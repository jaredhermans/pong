==> flow/design.v <==
module Pong_Paddle_Ctrl #(
    parameter           c_PLAYER_PADDLE_X   = 0,
    parameter           c_PADDLE_HEIGHT     = 6,
    parameter           c_GAME_HEIGHT       = 30
) (
    input               i_Clk,
    input       [5:0]   i_Col_Count_Div,
    input       [5:0]   i_Row_Count_Div,
    input               i_Paddle_Up,
    input               i_Paddle_Dn,
    output reg          o_Draw_Paddle,
    output reg  [5:0]   o_Paddle_Y
);
    parameter           c_PADDLE_SPEED      = 1250000;
    reg         [31:0]  r_Paddle_Count      = 0;
    wire                w_Paddle_Count_En;
    assign w_Paddle_Count_En = i_Paddle_Up ^ i_Paddle_Dn;
    always @(posedge i_Clk) begin
        if (w_Paddle_Count_En == 1'b1) begin
            if (r_Paddle_Count == c_PADDLE_SPEED)
                r_Paddle_Count <= 0;
            else 
                r_Paddle_Count <= r_Paddle_Count + 1;    
        end
        if (i_Paddle_Up == 1'b1 && r_Paddle_Count == c_PADDLE_SPEED && o_Paddle_Y !== 0)
            o_Paddle_Y <= o_Paddle_Y - 1;
        else if ( i_Paddle_Dn == 1'b1 && r_Paddle_Count == c_PADDLE_SPEED && o_Paddle_Y !== c_GAME_HEIGHT-c_PADDLE_HEIGHT-1)
            o_Paddle_Y <= o_Paddle_Y + 1;
    end
    always @(posedge i_Clk) begin
        if (i_Col_Count_Div == c_PLAYER_PADDLE_X && i_Row_Count_Div >= o_Paddle_Y && i_Row_Count_Div <= o_Paddle_Y + c_PADDLE_HEIGHT)
            o_Draw_Paddle <= 1'b1;
        else 
            o_Draw_Paddle <= 1'b0;
    end
endmodule
==> From RTL to reports: Pong_Paddle_Ctrl <==
Tool output for the design above, in the order of the flow.
Line numbers count from 1 in the design file above.
Operators: Yosys type, input widths -> output width; for muxes data width and select width s.
Library cell names are shortened.
{ "design": {"top": "Pong_Paddle_Ctrl", "clock": "i_Clk", "lib": "sky130hd", "pvt_corner": "tt_025C_1v80"} }

==> After elaboration <==
Yosys after proc, flatten, opt, wreduce and memory -nomap, before mapping. Memory bits, and registers merged into a memory's read port (data or address), are not among the register bits. Print and check cells are not counted. Equal cells are merged and count once.
{ "op_classes": {"n_cmp": 2, "logic": 1, "reduce_and_logical": 8, "n_addsub": 4, "eq_ne": 3, "muxes": 3} }
{ "ops": {"columns": ["operator", "count"], "rows": [
  ["$add 32x1->32 const B", 1],
  ["$eq 32x21->1 const B", 1],
  ["$mux 6", 2],
  ["$add 6x3->7 const B", 1],
  ["$le 6x7->1", 1],
  ["$logic_and 1x1->1", 6],
  ["$add 6x1->6 const B", 1],
  ["$sub 6x1->6 const B", 1],
  ["$nex 6x1->1 const B", 1],
  ["$nex 6x5->1 const B", 1],
  ["$ge 6x6->1", 1],
  ["$logic_not 6->1", 1],
  ["$reduce_bool 2->1", 1],
  ["$xor 1x1->1", 1],
  ["$mux 1", 1]
]} }
{ "word_totals": {"regBits": 39, "out_inout_bits": 7, "input_bits": 15} }

==> Logic depth <==
Depth = most cells in a row (Yosys ltp): at word level without a register or memory, in the mapped netlist without a sequential cell, where the memories' decode and read muxes count.
{ "logic_depth": {"ltp_word": 5, "ABC_AREA": 0, "ltp_mapped": 10, "depth_no_buf": 10} }

==> Netlist <==
Source: synth_stat.txt of the flow (Yosys; design flattened, memories mapped). It holds for the ABC_AREA given above (unset counts as 0); a run with the other value may have another netlist.
{ "by_type": {"columns": ["cell", "count", "type_area_um2"], "rows": [
  ["edfxtp_1", 38, 1.14E+03],
  ["ha_1", 18, 225.216],
  ["xnor2_1", 24, 210.202],
  ["xor2_1", 13, 113.859],
  ["nor2_1", 28, 105.101],
  ["nand4_1", 11, 68.816],
  ["inv_1", 16, 60.058],
  ["nand2_1", 15, 56.304],
  ["nand3_1", 11, 55.053],
  ["nor3_1", 8, 40.038],
  ["nor4b_2", 2, 30.029],
  ["a21o_1", 3, 22.522],
  ["xnor3_1", 1, 22.522],
  ["nor4_4", 1, 21.27],
  ["a21oi_1", 4, 20.019],
  ["dfxtp_1", 1, 20.019],
  ["fa_1", 1, 20.019],
  ["o21ai_0", 4, 20.019]
]} }
Not listed: further types 22, cells in them 27.
{ "synth_totals": {"seq_area_um2": 1161.1, "yosys_area_um2": 2456.1, "ffs": 39, "stdcells": 226} }

==> Path before layout <==
OpenSTA on the mapped netlist: ideal clock, no wires. The path of least setup slack (recovery checks aside). Input and output delay are each 20% of the period. Register names are those of the netlist, which keeps one name where synthesis merged equal registers.
{ "synth_timing": {"path_type": "input-to-reg", "from": "input i_Paddle_Up", "to": "register r_Paddle_Count[0]", "setup_time_ps": 429, "period_ps": 3360, "path_delay_ps": 1980, "launch_ps": 672, "required_time_ps": 2931, "path_stages": 1, "slack_ps": 708, "t_arrival_ps": 2223, "in_delay_ps": 672, "synth_period_reached_ps": 2652} }
"path_delay_ps" = arrival - input delay + setup time.
"path_stages" counts driving pins, that of a launching flip-flop among them; a cell with two outputs on the path counts twice.
"synth_period_reached_ps" is the clock period less the worst setup slack; recovery checks do not enter. This is arithmetic on one report: input and output delays are still those of the set period (20% each).
Between the ends stands the longest chain of elaborated cells between them, by number of cells; it is not shown to be the way that was timed. Of several equally long chains one is given.
Each line given opens the expression or statement behind the cell; cells for indexed reads and writes are added by Yosys, which also makes memories of some case tables.
{ "synth_via": {"cell_sequence": "xor2_1", "elab_chain_cells": 1, "cells_between": 1, "lines_between": 1} }
{ "synth_lines": {"columns": ["item", "line_no", "rtl"], "rows": [
  ["from (decl)", 9, "input               i_Paddle_Up,"],
  ["$xor 1x1->1", 17, "assign w_Paddle_Count_En = i_Paddle_Up ^ i_Paddle_Dn;"],
  ["to (assign)", 21, "r_Paddle_Count <= 0;"],
  ["to (assign)", 23, "r_Paddle_Count <= r_Paddle_Count + 1;"],
  ["to (decl)", 15, "reg         [31:0]  r_Paddle_Count      = 0;"]
]} }

==> Timing after layout <==
Path of least setup slack in the final report of record 1 (OpenROAD, finished layout, wires in). Where an end is a register, its clock arrival counts in the times.
The path's times are printed in steps of 10 ps; the period is the one set.
{ "layout_timing": {"path_type": "input-to-reg", "from": "input i_Paddle_Up", "to": "register o_Paddle_Y[5]", "path_stages": 9, "slack_ps": 1610, "in_delay_ps": 910, "t_arrival_ps": 2960, "setup_time_ps": 250, "required_time_ps": 4570, "launch_ps": 910, "period_ps": 4540} }
Between the ends stands the longest chain of elaborated cells between them, by number of cells; it is not shown to be the way that was timed. Of several equally long chains one is given.
Ways into the end's enable are left out, as the timed path ends at the data pin.
{ "layout_via": {"cell_sequence": "clkdlybuf4s50_1 > nand2_1 > nor4_4 > ha_1 > a21oi_1 > nor2b_1 > o21ai_0 > a21oi_1 > xnor3_1", "elab_chain_cells": 3, "cells_between": 3, "lines_between": 1} }
{ "layout_lines": {"columns": ["item", "line_no", "rtl"], "rows": [
  ["from (decl)", 9, "input               i_Paddle_Up,"],
  ["$logic_and 1x1->1 (2 in a row)", 25, "if (i_Paddle_Up == 1'b1 && r_Paddle_Count == c_PADDLE_SPEED && o_Paddle_Y !== 0)"],
  ["$mux 6", 25, null],
  ["to (assign)", 26, "o_Paddle_Y <= o_Paddle_Y - 1;"],
  ["to (assign)", 28, "o_Paddle_Y <= o_Paddle_Y + 1;"],
  ["to (decl)", 12, "output reg  [5:0]   o_Paddle_Y"]
]} }

Ticket comment

Below are 2 stored runs of the flow (Yosys, OpenROAD; platform sky130hd) on Pong_Paddle_Ctrl, each with its settings and what was measured, unordered. Constraints: input delay and output delay 20% of the set period each, output load 0.01 pF.
By "period_less_ws_ps" is meant the clock period of the run minus its worst setup slack. This is arithmetic on one report: input and output delays are still those of the set period (20% each).
"worst_setup_path_time_ps" = time allowed to the worst setup path (clock period - input delay - output delay, where it has them) - its slack; a late launch clock adds to it, a late capture clock takes from it.
"worst_setup_path_time_ps" is known to 10 ps.
[
  {
    "run": "record 1",
    "settings": { "period_ns": 4.54, "CORE_UTILIZATION": 39, "PLACE_DENSITY_LB_ADDON": 0.29, "CORE_ASPECT_RATIO": 0.93, "CELL_PAD_IN_SITES_GLOBAL_PLACEMENT": 1, "CELL_PAD_IN_SITES_DETAIL_PLACEMENT": 0, "TNS_END_PERCENT": 45, "GPL_ROUTABILITY_DRIVEN": 0, "CTS_CLUSTER_SIZE": 16, "CTS_CLUSTER_DIAMETER": 25, "SLEW_MARGIN": 15, "CAP_MARGIN": 20, "CORE_MARGIN": 2 },
    "results": { "ys_area_um2": 2456.1, "setup_worst_slack_ps": 1608, "ws_hold_ps": 593, "finish.utilization_pct": 47.9, "die_area_um2": 6948.9, "period_less_ws_ps": 2932, "cell_area_final_um2": 2877.8, "final_setup_tns_ps": 0, "worst_setup_path_time_ps": 2020, "timing.worst_path_kind": "input-to-reg" }
  },
  {
    "run": "record 2",
    "settings": { "period_ns": 2.51, "CAP_MARGIN": 20, "CORE_MARGIN": 2, "CORE_UTILIZATION": 40, "SLEW_MARGIN": 20 },
    "results": { "worst_setup_path_time_ps": 2460, "timing.worst_path_kind": "reg-to-reg", "ys_area_um2": 2456.1, "final_setup_tns_ps": 0, "die_area_um2": 6783.2, "cell_area_final_um2": 3115.5, "ws_hold_ps": 595, "setup_worst_slack_ps": 51, "period_less_ws_ps": 2459, "finish.utilization_pct": 52.6 }
  }
]
