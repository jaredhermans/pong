==> flow/design.v <==
module Pong_Ball_Ctrl #(
    parameter           c_GAME_WIDTH    = 40,
    parameter           c_GAME_HEIGHT   = 30
) (
    input               i_Clk,
    input               i_Game_Active,
    input       [5:0]   i_Col_Count_Div,
    input       [5:0]   i_Row_Count_Div,
    output reg          o_Draw_Ball,
    output reg  [5:0]   o_Ball_X        = 0,
    output reg  [5:0]   o_Ball_Y        = 0
);
    parameter           c_BALL_SPEED    = 1250000;
    reg         [5:0]   r_Ball_X_Prev   = 0;
    reg         [5:0]   r_Ball_Y_Prev   = 0;
    reg         [31:0]  r_Ball_Count    = 0;
    always @(posedge i_Clk) begin
        if (i_Game_Active == 1'b0) begin
            o_Ball_X        <= c_GAME_WIDTH / 2;
            o_Ball_Y        <= c_GAME_WIDTH / 2;
            r_Ball_X_Prev   <= c_GAME_WIDTH / 2 + 1;
            r_Ball_Y_Prev   <= c_GAME_WIDTH / 2 - 1;
        end
        else begin
            if (r_Ball_Count < c_BALL_SPEED)
                r_Ball_Count <= r_Ball_Count + 1;
            else begin
                r_Ball_Count <= 0;
                r_Ball_X_Prev <= o_Ball_X;
                r_Ball_Y_Prev <= o_Ball_Y;
                if ((r_Ball_X_Prev < o_Ball_X && o_Ball_X == c_GAME_WIDTH-1) || (r_Ball_X_Prev > o_Ball_X & o_Ball_X != 0))
                    o_Ball_X <= o_Ball_X - 1;
                else 
                    o_Ball_X <= o_Ball_X + 1;
                if ((r_Ball_Y_Prev < o_Ball_Y && o_Ball_Y == c_GAME_HEIGHT-1) || (r_Ball_Y_Prev > o_Ball_Y && o_Ball_Y != 0))
                    o_Ball_Y <= o_Ball_Y - 1;
                else 
                    o_Ball_Y <= o_Ball_Y + 1;
            end 
        end
    end 
    always @(posedge i_Clk) begin
        if (i_Col_Count_Div == o_Ball_X && i_Row_Count_Div == o_Ball_Y)
            o_Draw_Ball <= 1'b1;
        else 
            o_Draw_Ball <= 1'b0; 
    end
endmodule
# Step by step through the tools: Pong_Ball_Ctrl
# The steps from the RTL of Pong_Ball_Ctrl to its reports follow in flow order.
# Lines are those of the file above, counted from 1.
# Library cell names are shortened.
# The mark - stands for no value.
# inputs
design	Pong_Ball_Ctrl
clock	i_Clk
library	sky130hd
pvt_corner	tt_025C_1v80

# Elaborated design
# Source: Yosys, flattened and elaborated, memories not mapped. Widths are those after wreduce; folded enables and synchronous resets count as part of the registers. Registers that Yosys merges into a memory's read port (data or address) are not register bits. Print and check cells do not count. Equal cells are merged and count once.
# bits
regBits	57
inputBits	14
word_cells	32
# op_classes
addsub	5
compare	5
eq_ne	4
muxes	3
bitwise	1
reduce_and_logical	8
# op_table
operator	n
adder 32 x 1 -> 32 bit (second input constant)	1
less-than comparator 32 x 21 -> 1 bit (second input constant)	1
adder 6 x 1 -> 6 bit (second input constant)	2
subtractor 6 x 1 -> 6 bit (second input constant)	2
greater-than comparator 6 bit	2
less-than comparator 6 bit	2
equality test 6 bit	2
nonzero test 6 bit	2
two-way mux 6 bit	2
equality test 6 x 5 -> 1 bit (second input constant)	1
equality test 6 bit (second input constant)	1
logical AND 1 bit	4
logical OR 1 bit	2
bitwise AND 1 bit	1
two-way mux 1 bit	1

# Logic depth
# Yosys ltp: most cells in a row. Word level: on the elaborated netlist, between registers, memories and ports. Mapped: between sequential cells and ports; inverters and the memories' decode and read muxes count.
# depth
depth_word	4
abc_area	0
depth_mapped	13
depth_no_buf	13

# After synthesis
# The flow's flattened synthesis, as Yosys stat reports it; memories are mapped. The netlist is that of the ABC_AREA named above (0 if unset); the other value can give another one.
# types
type	n	area_total_um2
edfxtp_1	32	960.922
dfxtp_1	25	500.48
ha_1	21	262.752
xnor2_1	22	192.685
nor2_4	17	191.434
mux2i_1	18	180.173
xor2_1	12	105.101
nand2_1	24	90.086
nor2b_1	12	75.072
and4_1	6	52.55
a21oi_1	9	45.043
inv_1	12	45.043
buf_12	2	40.038
fa_1	2	40.038
o21ai_0	8	40.038
nand4_1	6	37.536
nor2_1	10	37.536
nor4_1	6	37.536
# Other cell types: 26; their cells: 64.
# mapped
cells	308
mapped_area_um2	3410.8
seq_area_um2	1461.4
ff_cells	57
buffers	10

# Path before layout
# OpenSTA on the mapped netlist: ideal clock, no wires. The path of least setup slack (recovery checks aside). Input and output delay are each 20% of the period. Register names are those of the netlist, which keeps one name where synthesis merged equal registers.
# synth_path
path_kind	reg-to-reg
startpoint	register o_Ball_X[1]
endpoint	register o_Ball_X[5]
tclk_ns	4.25
launch_ns	0.000
arrival_ns	2.979
slack_ns	1.200
path_delay_ns	3.051
stages	14
period_less_setup_slack_ns	3.05
# "path_delay_ns" is the arrival time less input delay plus setup time.
# "stages" counts driving pins, that of a launching flip-flop among them; a cell with two outputs on the path counts twice.
# "period_less_setup_slack_ns" is the clock period less the worst setup slack; recovery checks do not enter. This is arithmetic on one report: input and output delays are still those of the set period (20% each).
# Between the ends stands the longest chain of elaborated cells between them, by number of cells; it is not shown to be the way that was timed. Of several equally long chains one is given.
# A line is the first line of the expression or statement that the cell stems from. Yosys adds cells for indexed reads and writes and turns some case tables into memories.
# At most two assigning lines are given for a register; there are more.
# synth_via
path_cell_list	dfxtp_1 -> inv_1 -> ha_1 -> nor2b_1 -> o21a_1 -> o31a_1 -> or2_2 -> ha_1 -> o21ai_0 -> o21bai_1 -> a21oi_1 -> or3_1 -> a21oi_1 -> mux2i_1
elab_chain_len	4
cells_between	10
cone_lines	3
# synth_lines
element	line_no	source
start, declared	10	output reg  [5:0]   o_Ball_X        = 0,
start, assigned	19	o_Ball_X        <= c_GAME_WIDTH / 2;
start, assigned	32	o_Ball_X <= o_Ball_X - 1;
less-than comparator 6 bit	31	if ((r_Ball_X_Prev < o_Ball_X && o_Ball_X == c_GAME_WIDTH-1) || (r_Ball_X_Prev > o_Ball_X & o_Ball_X != 0))
logical AND 1 bit	31
logical OR 1 bit	31
two-way mux 6 bit	31
end, assigned	32
end, assigned	34	o_Ball_X <= o_Ball_X + 1;
end, declared	10

# Timing after layout
# Path of least setup slack in the final report of entry B (OpenROAD, finished layout, wires in). Where an end is a register, its clock arrival counts in the times.
# layout_path
path_kind	reg-to-reg
startpoint	register o_Ball_X[1]
endpoint	register o_Ball_X[5]
tclk_ns	5.86
launch_ns	0.33
arrival_ns	3.60
slack_ns	2.53
stages	14
# Between the ends stands the longest chain of elaborated cells between them, by number of cells; it is not shown to be the way that was timed. Of several equally long chains one is given.
# At most two assigning lines are given for a register; there are more.
# layout_via
path_cell_list	dfxtp_1 -> inv_1 -> ha_1 -> nor2b_1 -> o21a_1 -> o31a_1 -> or2_2 -> ha_1 -> o21ai_0 -> o21bai_1 -> a21oi_1 -> or3_1 -> a21oi_1 -> mux2i_1
elab_chain_len	4
cells_between	10
cone_lines	3
# layout_lines
element	line_no	source
start, declared	10	output reg  [5:0]   o_Ball_X        = 0,
start, assigned	19	o_Ball_X        <= c_GAME_WIDTH / 2;
start, assigned	32	o_Ball_X <= o_Ball_X - 1;
less-than comparator 6 bit	31	if ((r_Ball_X_Prev < o_Ball_X && o_Ball_X == c_GAME_WIDTH-1) || (r_Ball_X_Prev > o_Ball_X & o_Ball_X != 0))
logical AND 1 bit	31
logical OR 1 bit	31
two-way mux 6 bit	31
end, assigned	32
end, assigned	34	o_Ball_X <= o_Ball_X + 1;
end, declared	10

Add stored flow runs of Pong_Ball_Ctrl

2 stored runs of Pong_Ball_Ctrl in the flow (synthesis by Yosys, layout by OpenROAD, sky130hd cells), in arbitrary order. Constraints: input delay and output delay 20% of the set period each, output load 0.01 pF.
"period_reached_ns" is the run's clock period less its worst setup slack. It is reckoned from that one timing run; input and output delays stay at 20% of the period that was set.
"totalPower_uw" is the tool's figure for a default switching activity; nothing was simulated.

Entry A, flow files:
==> flow/run.sh <==
#!/bin/bash
# the make line also repeats the synthesis and layout settings of config.mk as NAME=value (left out here)
make -C /OpenROAD-flow-scripts/flow DESIGN_CONFIG=/design/flow/config.mk WORK_HOME=/design/flow/orfs CLKGATE_MAP_FILE= finish
==> flow/config.mk <==
export PLATFORM = sky130hd
export DESIGN_NAME = Pong_Ball_Ctrl
export DESIGN_NICKNAME = Pong_Ball_Ctrl
export VERILOG_FILES = /design/flow/design.v
export SDC_FILE = /design/flow/constraint.sdc
export NUM_CORES = 4
export LEC_CHECK = 0
export ABC_AREA = 0
export CAP_MARGIN = 20
export CELL_PAD_IN_SITES_DETAIL_PLACEMENT = 1
export CORE_MARGIN = 3
export CORE_UTILIZATION = 67
export GPL_ROUTABILITY_DRIVEN = 1
export PLACE_DENSITY_LB_ADDON = 0.12
export SLEW_MARGIN = 15
==> flow/constraint.sdc <==
create_clock -name core_clock -period 4.0 [get_ports {i_Clk}]
set_input_delay 0.8000 -clock core_clock [delete_from_list [all_inputs] [get_ports {i_Clk}]]
set_output_delay 0.8000 -clock core_clock [all_outputs]
set_load 0.01 [all_outputs]

Entry A: no final report: placement broke off with DPL-0033

Entry B, flow files:
==> flow/run.sh <==
#!/bin/bash
# the make line also repeats the synthesis and layout settings of config.mk as NAME=value (left out here)
make -C /OpenROAD-flow-scripts/flow DESIGN_CONFIG=/design/flow/config.mk WORK_HOME=/design/flow/orfs CLKGATE_MAP_FILE= finish
==> flow/config.mk <==
export PLATFORM = sky130hd
export DESIGN_NAME = Pong_Ball_Ctrl
export DESIGN_NICKNAME = Pong_Ball_Ctrl
export VERILOG_FILES = /design/flow/design.v
export SDC_FILE = /design/flow/constraint.sdc
export NUM_CORES = 4
export LEC_CHECK = 0
export CAP_MARGIN = 25
export CORE_MARGIN = 7
export CORE_UTILIZATION = 19
export CTS_CLUSTER_SIZE = 33
export GPL_TIMING_DRIVEN = 1
export PLACE_DENSITY_LB_ADDON = 0.16
export SLEW_MARGIN = 20
==> flow/constraint.sdc <==
create_clock -name core_clock -period 5.86 [get_ports {i_Clk}]
set_input_delay 1.1720 -clock core_clock [delete_from_list [all_inputs] [get_ports {i_Clk}]]
set_output_delay 1.1720 -clock core_clock [all_outputs]
set_load 0.01 [all_outputs]

==> results of entry B, as CSV <==
result,value
die_area_um2,21898.1
period_reached_ns,3.334
setupTns_ns,0.000
setup_worst_slack_ns,2.526
cell_area_final_um2,4276.6
totalPower_uw,2013
synth_area_um2,3410.8
